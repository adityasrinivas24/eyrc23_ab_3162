==> flow/design.v <==
module t1c_pulse_gen_detect (
    input clk_50M, reset, echo_rx,
    output reg trigger, out,
    output reg [21:0] pulses,
    output reg [1:0] state
);
initial begin
    trigger = 0; out = 0; pulses = 0; state = 0;
end
 reg [6:0] delay_1us;
 reg [9:0] trigger_10us;
 reg [16:0] read_1ms;
 reg [15:0] pulse_width;
 reg rec;
 parameter WARMUP = 3'b000;
 parameter TRIGGER = 3'b001;
 parameter DETECT = 3'b010;
 always @(posedge clk_50M) begin
    case (state)
            WARMUP: begin
						rec = 0;
						if (!reset) begin   
							if (delay_1us < 7'd49) begin   
								delay_1us = delay_1us + 1'd1;
							end
							else begin   
								state = TRIGGER;
								delay_1us = 0;
							end	
						end 
						else begin 
							state = WARMUP;
							pulses = 0;
							out = 0;
							delay_1us = 0;
							trigger_10us = 0;
							read_1ms = 0;
							pulse_width = 0;
						end
					end
            TRIGGER: begin
						if (!reset) begin
							if (trigger_10us < 10'd499) begin  
								trigger_10us = trigger_10us + 1'd1;
								trigger = 1;
							end
							else begin   
								state = DETECT;
							end
						end
						else begin
							state = WARMUP;
							pulses = 0;
							out = 0;
							delay_1us = 0;
							trigger_10us = 0;
							read_1ms = 0;
							pulse_width = 0;
						end
					end
            DETECT: begin
						trigger = 0;
						if (!reset) begin
							if (read_1ms < 17'd50000) begin
								if (echo_rx && rec == 0) begin
									pulses = pulses + 1'd1;
									pulse_width = pulse_width + 1'd1;
									rec = 1;
								end
								else if (rec == 1 && echo_rx) begin
									pulse_width = pulse_width + 1;
								end
								else if(!echo_rx && rec ==1) begin
									rec = 0;
								end
								read_1ms = read_1ms + 1;
							end
							else begin
								if (!out) begin
									if (pulse_width == 16'd29410) begin
										out = 1;
									end
									else begin
										out = 0;
									end
								end
								else begin
									out = 1;
								end
								rec = 0;
								state = WARMUP;
								pulse_width = 0;
								delay_1us = 0;
								trigger_10us = 0;
								read_1ms = 0;
							end 
						end
						else begin
							state = WARMUP;
							pulse_width = 0;
							pulses = 0;
							out = 0;
							delay_1us = 0;
							trigger_10us = 0;
							read_1ms = 0;
						end
					end
    endcase
end
endmodule
* Reports on t1c_pulse_gen_detect
The steps from the RTL of t1c_pulse_gen_detect to its reports follow in flow order.
Lines are those of the file above, counted from 1.
Operators carry their Yosys type and port widths (W data, S select, Z words).
Cell names lack the library's common part.
A cell with - has no value.
- Design top :: t1c_pulse_gen_detect
- Clock input :: clk_50M
- Cell library :: sky130hd
- Timing corner :: tt_025C_1v80

* After elaboration
Source: Yosys, flattened and elaborated, memories not mapped. Widths are those after wreduce. Registers that Yosys merges into a memory's read port (data or address) are not register bits. Print and check cells do not count.
- Add/sub/neg operators :: 6
- Reductions and logical operators :: 18
- $lt $le $gt $ge :: 3
- Bitwise operators :: 1
- Eq/ne operators :: 18
- Mux-type cells :: 49
** Operators with widths (number)
- $mux W22 :: 4
- $mux W16 :: 5
- $mux W17 :: 3
- $mux W10 :: 5
- $pmux W22 S2 :: 1
- $mux W7 :: 5
- $pmux W17 S2 :: 1
- $add A16 B1 Y16 const B :: 2
- $pmux W16 S2 :: 1
- $pmux W10 S3 :: 1
- $add A22 B1 Y22 const B :: 1
- $pmux W7 S3 :: 1
- $ne A3 B3 Y1 const B :: 6
- $add A17 B1 Y17 const B :: 1
- $lt A17 B16 Y1 const B :: 1
- $eq A16 B15 Y1 const B :: 1
- $reduce_and A4 Y1 :: 4
- $reduce_and A3 Y1 :: 4
- $mux W1 :: 12
- $mux W2 :: 6
- $add A10 B1 Y10 const B :: 1
- $lt A10 B9 Y1 const B :: 1
- $ne A2 B2 Y1 const B :: 5
- $ne A4 B4 Y1 const B :: 2
- $add A7 B1 Y7 const B :: 1
- $lt A7 B6 Y1 const B :: 1
- $pmux W2 S3 :: 1
- $pmux W1 S2 :: 3
Other operator kinds: 12; their cells: 15.
- Bits of input ports :: 3
- Output and inout port bits :: 26
- Word-level cells :: 104
- Bits in registers :: 77

* Longest topological paths
Depth = most cells in a row (Yosys ltp): at word level without a register or memory, in the mapped netlist without a sequential cell, where the memories' decode and read muxes count.
- Depth after elaboration :: 8
- ABC_AREA :: 1
- Mapped depth :: 8
- Mapped depth without buffers :: 8

* Netlist
Yosys stat after the flow's synthesis: flattened, memories mapped to cells. It holds for the ABC_AREA given above (unset counts as 0); a run with the other value may have another netlist.
The area totals of this step are shown rounded.
** Cell types
- edfxtp_1 :: number 77, total area 2.31E+03 µm²
- nor2_1 :: number 112, total area 420.403 µm²
- nand2_1 :: number 107, total area 401.635 µm²
- inv_1 :: number 55, total area 206.448 µm²
- nand3_1 :: number 30, total area 150.144 µm²
- xor2_1 :: number 16, total area 140.134 µm²
- ha_1 :: number 11, total area 137.632 µm²
- a21oi_1 :: number 24, total area 120.115 µm²
- nand4_1 :: number 13, total area 81.328 µm²
- a21oi_2 :: number 8, total area 70.067 µm²
- xnor2_1 :: number 8, total area 70.067 µm²
- o21ai_0 :: number 13, total area 65.062 µm²
- buf_6 :: number 3, total area 33.782 µm²
- or2_2 :: number 5, total area 31.28 µm²
- nand3_2 :: number 3, total area 30.029 µm²
- nor3_1 :: number 6, total area 30.029 µm²
- nor2_2 :: number 4, total area 25.024 µm²
- nand3b_1 :: number 3, total area 22.522 µm²
Other cell types: 11; their cells: 13.
- Sequential area :: 2312 µm²
- Cell area after synthesis :: 4464 µm²
- Mapped cells :: 511
- Buffers :: 4
- Flip-flop cells :: 77

* Path before layout
Source: OpenSTA report_checks on the synthesized netlist (no wires, ideal clock, input and output delay 20% of the period each), path of least setup slack; recovery checks are left aside. Register names are those of the netlist, which keeps one name where synthesis merged equal registers.
- Path kind :: register to register
- Start :: register state[0]
- End :: register pulses[0]
- Delay of the path :: 3.518 ns
- Stages :: 8
- Data arrival time :: 3.110 ns
- Library setup time :: 0.408 ns
- Required time :: 2.732 ns
- Path buffers :: 0
- Setup slack :: -0.378 ns
- Launch time at the first pin :: 0.000 ns
- Clock period :: 3.14 ns
- Synthesis period reached :: 3.518 ns
"delay of the path" is the arrival time less input delay plus setup time.
"stages" counts driving pins, that of a launching flip-flop among them; a cell with two outputs on the path counts twice.
"synthesis period reached" is the clock period less the worst setup slack; recovery checks do not enter. This is arithmetic on one report: input and output delays are still those of the set period (20% each).
The rows between start and end are the longest chain of elaborated cells between them; the timing report does not say that the signal goes this way. Where chains are equally long, one stands for them.
Each line given opens the expression or statement behind the cell; cells for indexed reads and writes are added by Yosys, which also makes memories of some case tables.
A register here has more assigning lines than the two given.
The path ends at the enable pin of a flip-flop; only ways to that pin are counted.
- Path through :: edfxtp_1 > inv_1 > ha_1 > nor2_1 > nor2_1 > a21oi_1 > inv_1 > a21oi_1
- Length of the longest elaborated chain :: 4
- Elaborated cells between the ends (all ways) :: 9
- Source lines of those cells :: 1
- Classes of those cells :: 5 x eq/ne; 4 x reduce/logical
** Ends and longest elaborated chain, post-synthesis
- start: declaration :: RTL line 5 : output reg [1:0] state
- start: assignment :: RTL line 27 : state = TRIGGER;
- start: assignment :: RTL line 32 : state = WARMUP;
- $eq A2 B1 Y1 :: RTL line 19 : case (state)
- $reduce_or A2 Y1
- $ne A2 B1 Y1
- $reduce_and A4 Y1
- end: assignment :: RTL line 33 : pulses = 0;
- end: assignment :: RTL line 66 : pulses = pulses + 1'd1;
- end: declaration :: RTL line 4 : output reg [21:0] pulses,

* Path in the finished layout
From the final timing report of run A: the path of least setup slack in the routed layout; clock arrival at registers is part of the times.
- Path kind :: register to register
- Start :: register state[1]
- End :: register pulses[7]
- Setup slack :: 0.65 ns
- Required time :: 2.72 ns
- Library setup time :: 0.32 ns
- Data arrival time :: 2.07 ns
- Clock period :: 2.7 ns
- Path buffers :: 1
- Launch time at the first pin :: 0.34 ns
- Stages :: 9
The rows between start and end are the longest chain of elaborated cells between them; the timing report does not say that the signal goes this way. Where chains are equally long, one stands for them.
A register here has more assigning lines than the two given.
The path ends at the enable pin of a flip-flop; only ways to that pin are counted.
- Path through :: edfxtp_1 > inv_1 > ha_1 > nor2_2 > nor2_1 > a21oi_4 > inv_2 > a21oi_4 > buf_4
- Length of the longest elaborated chain :: 4
- Elaborated cells between the ends (all ways) :: 9
- Source lines of those cells :: 1
- Classes of those cells :: 5 x eq/ne; 4 x reduce/logical
** Ends and longest elaborated chain, post-layout
- start: declaration :: RTL line 5 : output reg [1:0] state
- start: assignment :: RTL line 27 : state = TRIGGER;
- start: assignment :: RTL line 32 : state = WARMUP;
- $eq A2 B1 Y1 :: RTL line 19 : case (state)
- $reduce_or A2 Y1
- $ne A2 B1 Y1
- $reduce_and A4 Y1
- end: assignment :: RTL line 33 : pulses = 0;
- end: assignment :: RTL line 66 : pulses = pulses + 1'd1;
- end: declaration :: RTL line 4 : output reg [21:0] pulses,

## Implementation results

2 stored runs of t1c_pulse_gen_detect in the flow (synthesis by Yosys, layout by OpenROAD, sky130hd cells), in arbitrary order. Constraints: input delay and output delay 20% of the set period each, output load 0.01 pF.
"period reached" means the clock period less the worst setup slack. The figure is calculated, with input and output delays left at 20% of the set period.
"worst path time" = time allowed to the worst setup path (clock period - input delay - output delay, where it has them) - its slack; a late launch clock adds to it, a late capture clock takes from it.
"power" rests on the timing tool's default activity at the inputs, not on a simulated workload.
Results are given in rounded form.

** Run A
- Settings :: period_ns=2.7; CORE_UTILIZATION=68; SETUP_SLACK_MARGIN=0.36; PLACE_DENSITY_LB_ADDON=0.08; CORE_MARGIN=4; CELL_PAD_IN_SITES_DETAIL_PLACEMENT=0; ABC_AREA=1; SLEW_MARGIN=40; MIN_ROUTING_LAYER=met1; CAP_MARGIN=20
- Synthesis area :: 4464 µm²
- Die footprint :: 7925 µm²
- Area of the standard cells in the finished layout :: 5106 µm²
- Utilization after layout :: 80.4 %
- Smallest setup slack :: 0.646 ns
- Summed negative setup slack :: 0.000 ns
- Worst hold slack in the final report :: 0.625 ns
- Power :: 0.005392 W
- Period reached :: 2.054 ns
- Worst path time :: 2.05 ns
- Type of the worst setup path :: register to register

** Run B
- Settings :: period_ns=3.61; CORE_UTILIZATION=22; PLACE_DENSITY_LB_ADDON=0.2; CORE_MARGIN=6; GPL_TIMING_DRIVEN=1; GPL_ROUTABILITY_DRIVEN=1; CTS_CLUSTER_SIZE=14; CTS_CLUSTER_DIAMETER=73; MIN_ROUTING_LAYER=met2; CAP_MARGIN=20; SLEW_MARGIN=20
- Synthesis area :: 4203 µm²
- Die footprint :: 22560 µm²
- Area of the standard cells in the finished layout :: 5052 µm²
- Utilization after layout :: 27.0 %
- Smallest setup slack :: 1.054 ns
- Summed negative setup slack :: 0.000 ns
- Worst hold slack in the final report :: 0.584 ns
- Power :: 0.003862 W
- Period reached :: 2.556 ns
- Worst path time :: 1.83 ns
- Type of the worst setup path :: input to register
