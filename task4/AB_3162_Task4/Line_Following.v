==> flow/design.v <==
module Line_Following(
			input wire clk_50M,
			input rst,
			input wire [11:0]left_value,
			input wire [11:0]center_value,
			input wire [11:0]right_value,
			output reg dir_l,
			output reg dir_r,
			output reg node,
			output reg [13:0]speed_r,
			output reg [13:0]speed_l
	);
	parameter max_lim = 1600; 
	parameter min_lim = 600;
	reg [13:0]speed_1 = 11000;   
	reg [13:0]speed_2 = 11000;
	reg dir_1 = 1;   
	reg dir_2 = 1;
	reg reg_node = 0;
	reg [11:0]prev_error = 0;       
	reg [11:0]error = 0;            
   integer Kp = 1;                
	integer Kd = 1;
	always@(posedge clk_50M)begin
		reg_node = 0;
		if(rst == 0)begin
			prev_error = 0;
			error = 0;
			dir_1 = 1;
			dir_2 = 1;
			speed_1 = 0;
			speed_2 = 0;
		end
		else begin
			if (left_value < min_lim && center_value < min_lim && right_value < min_lim)
			begin
				speed_1 = 11000;
				speed_2 = 11000;
				dir_1 = 1;
				dir_2 = 0;
			end
			else if (left_value > max_lim && center_value > max_lim && right_value > max_lim)
			begin
				speed_1 = 11000;
				speed_2 = 11000;
				dir_1 = 1;
				dir_2 = 1;
				reg_node = 1;
			end
		else begin
				if(left_value >= right_value)
				begin
					error = left_value - right_value;
					speed_1 = (11000 - error)/Kp - (error - prev_error)/Kd;
					speed_2 = (11000 + error)/Kp + (error - prev_error)/Kd;
				end
				else
				begin
					error = right_value - left_value;
					speed_1 = (11000 + error)/Kp + (error - prev_error)/Kd;
					speed_2 = (11000 - error)/Kp - (error - prev_error)/Kd;
				end
				dir_1 = 1;
				dir_2 = 1;
			end
		end
		speed_l <= speed_1;
		speed_r <= speed_2;
		dir_l <= dir_1;
		dir_r <= dir_2;
		node <= reg_node;
	   prev_error = error;
	end
endmodule 
Tool chain data of Line_Following. Tool output for the design above, in the order of the flow. Lines are those of the file above, counted from 1. A cell with - has no value.

Top module: Line_Following. Clock port: clk_50M. Cell library: sky130hd. Timing corner: tt_025C_1v80.

Word level. Counts by Yosys on the flattened word-level netlist (proc, flatten, opt, wreduce; memories kept). Register bits leave out memories and registers merged into their read ports (data or address). Print and check cells are left out. Cells with the same type and inputs are merged into one.

Output and inout bits: 31. For word-level cells the number is 45. For bits in registers the number is 42. For input port bits the number is 38.

Mux-type cells: 9. The figure for order comparisons is 7. The figure for add/sub/neg operators is 12. Under bitwise gates (word level) stands 3. Reduce/logical cells: 7.

Operator list (count): two-way mux 14 bit (6); < comparator 12 x 10 -> 1 bit (second input constant) (3); greater-than comparator 12 x 11 -> 1 bit (second input constant) (3); adder 14 x 12 -> 14 bit (first input constant) (2); subtractor 14 x 12 -> 14 bit (first input constant) (2); subtractor 12 x 12 -> 13 bit (2); subtractor 12 bit (2); adder 14 x 13 -> 14 bit (1); subtractor 14 x 13 -> 14 bit (1); adder 14 bit (1); subtractor 14 bit (1); >= comparator 12 bit (1); two-way mux 12 bit (1); logical AND 1 bit (4); inverter 1 bit (3); OR reduction 3 bit (1); AND reduction 2 bit (1); OR reduction 2 bit (1); two-way mux 1 bit (2).

Depth. Depth = most cells in a row (Yosys ltp): at word level without a register or memory, in the mapped netlist without a sequential cell, where the memories' decode and read muxes count.

The entry for depth in word-level cells reads 6. ABC_AREA: 1. Under gate-level depth with buffers stands 33. Under gate-level depth less buffers stands 32.

Mapped cells and area. Source: synth_stat.txt of the flow (Yosys; design flattened, memories mapped). It holds for the ABC_AREA given above (unset counts as 0); a run with the other value may have another netlist.

Cell types: sky130_fd_sc_hd__ha_1 (count 133, area in all 1.66E+03 um2); sky130_fd_sc_hd__nand2_1 (count 430, area in all 1.61E+03 um2); sky130_fd_sc_hd__inv_1 (count 275, area in all 1032.24 um2); sky130_fd_sc_hd__dfxtp_1 (count 41, area in all 820.787 um2); sky130_fd_sc_hd__nor2_1 (count 132, area in all 495.475 um2); sky130_fd_sc_hd__nand3_1 (count 98, area in all 490.47 um2); sky130_fd_sc_hd__xor2_1 (count 36, area in all 315.302 um2); sky130_fd_sc_hd__a21oi_1 (count 62, area in all 310.298 um2); sky130_fd_sc_hd__fa_1 (count 8, area in all 160.154 um2); sky130_fd_sc_hd__xnor2_1 (count 16, area in all 140.134 um2); sky130_fd_sc_hd__nand4_1 (count 19, area in all 118.864 um2); sky130_fd_sc_hd__o21ai_0 (count 14, area in all 70.067 um2); sky130_fd_sc_hd__buf_6 (count 6, area in all 67.565 um2); sky130_fd_sc_hd__a21o_1 (count 8, area in all 60.058 um2); sky130_fd_sc_hd__o21bai_1 (count 8, area in all 60.058 um2); sky130_fd_sc_hd__nor3_1 (count 11, area in all 55.053 um2); sky130_fd_sc_hd__buf_4 (count 6, area in all 45.043 um2); sky130_fd_sc_hd__a21oi_2 (count 4, area in all 35.034 um2).

Not listed: further types 24, cells in them 52.

The figure for sequential part of the area is 820.8 um2. The figure for buffers is 21. The entry for cell count reads 1359. Under flip-flop cells stands 41. The figure for cell area after synthesis is 7937.6 um2.

Timing after synthesis. OpenSTA on the mapped netlist: ideal clock, no wires. The path of least setup slack (recovery checks aside). Input and output delay are each 20% of the period. Register names are those of the netlist, which keeps one name where synthesis merged equal registers.

Path kind: input -> register. Start point: input port left_value[0]. End point: register speed_l[11]. Under stages on the path stands 30. The entry for period reads 7820 ps. The figure for setup slack is 2408 ps. For input delay the number is 1564 ps. Under buffers on the path stands 0. Path delay: 3848 ps. The entry for required time reads 7710 ps. The entry for time at the first pin reads 1564 ps. Library setup time: 110 ps. Under data arrival time stands 5302 ps. Under synthesis period reached stands 5412 ps.

"path delay" is the arrival time less input delay plus setup time. "stages on the path" counts driving pins, that of a launching flip-flop among them; a cell with two outputs on the path counts twice. "synthesis period reached" is the clock period less the worst setup slack; recovery checks do not enter. This is arithmetic on one report: input and output delays are still those of the set period (20% each). The rows between start and end are the longest chain of elaborated cells between them; the timing report does not say that the signal goes this way. Where chains are equally long, one stands for them. A line is the first line of the expression or statement that the cell stems from. Yosys adds cells for indexed reads and writes and turns some case tables into memories.

Path through: sky130_fd_sc_hd__inv_1 sky130_fd_sc_hd__ha_1 sky130_fd_sc_hd__inv_1 sky130_fd_sc_hd__fa_1 sky130_fd_sc_hd__nand3_1 sky130_fd_sc_hd__nand3_1 sky130_fd_sc_hd__nand2_1 sky130_fd_sc_hd__nand2_1 sky130_fd_sc_hd__xor2_1 sky130_fd_sc_hd__ha_1 sky130_fd_sc_hd__nand2_1 sky130_fd_sc_hd__inv_1 sky130_fd_sc_hd__nand2_1 sky130_fd_sc_hd__nand2_1 sky130_fd_sc_hd__a21oi_1 sky130_fd_sc_hd__o21bai_1 sky130_fd_sc_hd__or2_2 sky130_fd_sc_hd__nand2_1 sky130_fd_sc_hd__inv_1 sky130_fd_sc_hd__ha_1 sky130_fd_sc_hd__ha_1 sky130_fd_sc_hd__nand2_1 sky130_fd_sc_hd__nor2_1 sky130_fd_sc_hd__nand3_1 sky130_fd_sc_hd__nand3_1 sky130_fd_sc_hd__nand2_1 sky130_fd_sc_hd__nand3_1 sky130_fd_sc_hd__nand3_1 sky130_fd_sc_hd__nand2_1 sky130_fd_sc_hd__inv_1. For cells in the longest elaborated chain the number is 6. The figure for elaborated cells between the ends (all ways) is 18. Those cells by class: 8 x add/sub; 3 x compare; 3 x mux; 4 x reduce/logical.

Ends and longest elaborated chain, post-synthesis: from (decl) (line 4) `input wire [11:0]left_value,`; subtractor 12 bit (line 59) `error = right_value - left_value;`; adder 14 x 12 -> 14 bit (line 60) `speed_1 = (11000 + error)/Kp + (error - prev_error)/Kd;`; adder 14 bit (line 60); two-way mux 14 bit (line 51) `if(left_value >= right_value)`; two-way mux 14 bit (line 42) `else if (left_value > max_lim && center_value > max_lim && right_value > max_lim)`; two-way mux 14 bit (line 35) `if (left_value < min_lim && center_value < min_lim && right_value < min_lim)`; to (assign) (line 67) `speed_l <= speed_1;`; to (decl) (line 11) `output reg [13:0]speed_l`.

Path in the finished layout. Path of least setup slack in the final report of run 1 (OpenROAD, finished layout, wires in). Where an end is a register, its clock arrival counts in the times. The path's times are printed in steps of 10 ps; the period is the one set.

Path kind: input -> register. Start point: input port left_value[0]. End point: register speed_l[13]. The entry for time at the first pin reads 1420 ps. The entry for required time reads 7260 ps. Under stages on the path stands 32. For input delay the number is 1420 ps. Under buffers on the path stands 1. The figure for setup slack is 760 ps. Under data arrival time stands 6500 ps. Library setup time: 140 ps. The entry for period reads 7110 ps.

The rows between start and end are the longest chain of elaborated cells between them; the timing report does not say that the signal goes this way. Where chains are equally long, one stands for them.

Path through: sky130_fd_sc_hd__clkdlybuf4s50_1 sky130_fd_sc_hd__inv_1 sky130_fd_sc_hd__ha_1 sky130_fd_sc_hd__inv_1 sky130_fd_sc_hd__fa_1 sky130_fd_sc_hd__nand3_1 sky130_fd_sc_hd__nand3_1 sky130_fd_sc_hd__nand2_1 sky130_fd_sc_hd__nand2_1 sky130_fd_sc_hd__xor2_1 sky130_fd_sc_hd__ha_1 sky130_fd_sc_hd__nand2_1 sky130_fd_sc_hd__inv_1 sky130_fd_sc_hd__nand2_1 sky130_fd_sc_hd__nand2_1 sky130_fd_sc_hd__a21oi_1 sky130_fd_sc_hd__o21bai_1 sky130_fd_sc_hd__or2_2 sky130_fd_sc_hd__nand2_1 sky130_fd_sc_hd__inv_1 sky130_fd_sc_hd__ha_1 sky130_fd_sc_hd__ha_1 sky130_fd_sc_hd__nand2_1 sky130_fd_sc_hd__nand2_1 sky130_fd_sc_hd__nand2_1 sky130_fd_sc_hd__nand2_1 sky130_fd_sc_hd__a21oi_1 sky130_fd_sc_hd__nand2_1 sky130_fd_sc_hd__nand2_1 sky130_fd_sc_hd__nand3_1 sky130_fd_sc_hd__nor2_1 sky130_fd_sc_hd__nor2_1. For cells in the longest elaborated chain the number is 6. The figure for elaborated cells between the ends (all ways) is 18. Those cells by class: 8 x add/sub; 3 x compare; 3 x mux; 4 x reduce/logical.

Ends and longest elaborated chain, after layout: from (decl) (line 4) `input wire [11:0]left_value,`; subtractor 12 bit (line 59) `error = right_value - left_value;`; adder 14 x 12 -> 14 bit (line 60) `speed_1 = (11000 + error)/Kp + (error - prev_error)/Kd;`; adder 14 bit (line 60); two-way mux 14 bit (line 51) `if(left_value >= right_value)`; two-way mux 14 bit (line 42) `else if (left_value > max_lim && center_value > max_lim && right_value > max_lim)`; two-way mux 14 bit (line 35) `if (left_value < min_lim && center_value < min_lim && right_value < min_lim)`; to (assign) (line 67) `speed_l <= speed_1;`; to (decl) (line 11) `output reg [13:0]speed_l`.

FLOW RESULTS
============

Stored flow runs of Line_Following (2 of them; Yosys, OpenROAD, sky130hd). They differ in their settings and are not a sequence. Constraints: input delay and output delay 20% of the set period each, output load 0.01 pF. "reached clock period" means the clock period less the worst setup slack. The figure is calculated, with input and output delays left at 20% of the set period. "time on the worst setup path" = time allowed to the worst setup path (clock period - input delay - output delay, where it has them) - its slack; a late launch clock adds to it, a late capture clock takes from it. "time on the worst setup path" is given in steps of 10 ps.

Run 1 has these settings: period_ns 7.11; CORE_UTILIZATION 52; PLACE_DENSITY_LB_ADDON 0.01; CORE_MARGIN 5; ABC_AREA 1; GPL_TIMING_DRIVEN 0; CAP_MARGIN 20; SLEW_MARGIN 20. The utilization comes to 59.8 %. The time on the worst setup path stands at 4,930 ps. Worst setup path type: input -> register. For the standard-cell area after layout the run shows 9,027.4 um2. The final worst hold slack reads 519 ps. The measured full die area is 17,835.6 um2. For the mapped cell area after synthesis the run shows 7,937.6 um2. The setup slack of the worst path is 762 ps. The sum of negative setup slack stands at 0 ps. The reached clock period is 6,348 ps.

Run 2 has these settings: period_ns 6.98; CAP_MARGIN 20; CORE_MARGIN 2; CORE_UTILIZATION 40; SLEW_MARGIN 20. The setup slack of the worst path is 395 ps. The reached clock period is 6,585 ps. For the standard-cell area after layout the run shows 8,269.2 um2. The sum of negative setup slack stands at 0 ps. The utilization comes to 49.5 %. The measured full die area is 18,249.3 um2. The time on the worst setup path stands at 5,190 ps. Worst setup path type: input -> register. The final worst hold slack reads 497 ps. For the mapped cell area after synthesis the run shows 6,874.1 um2.
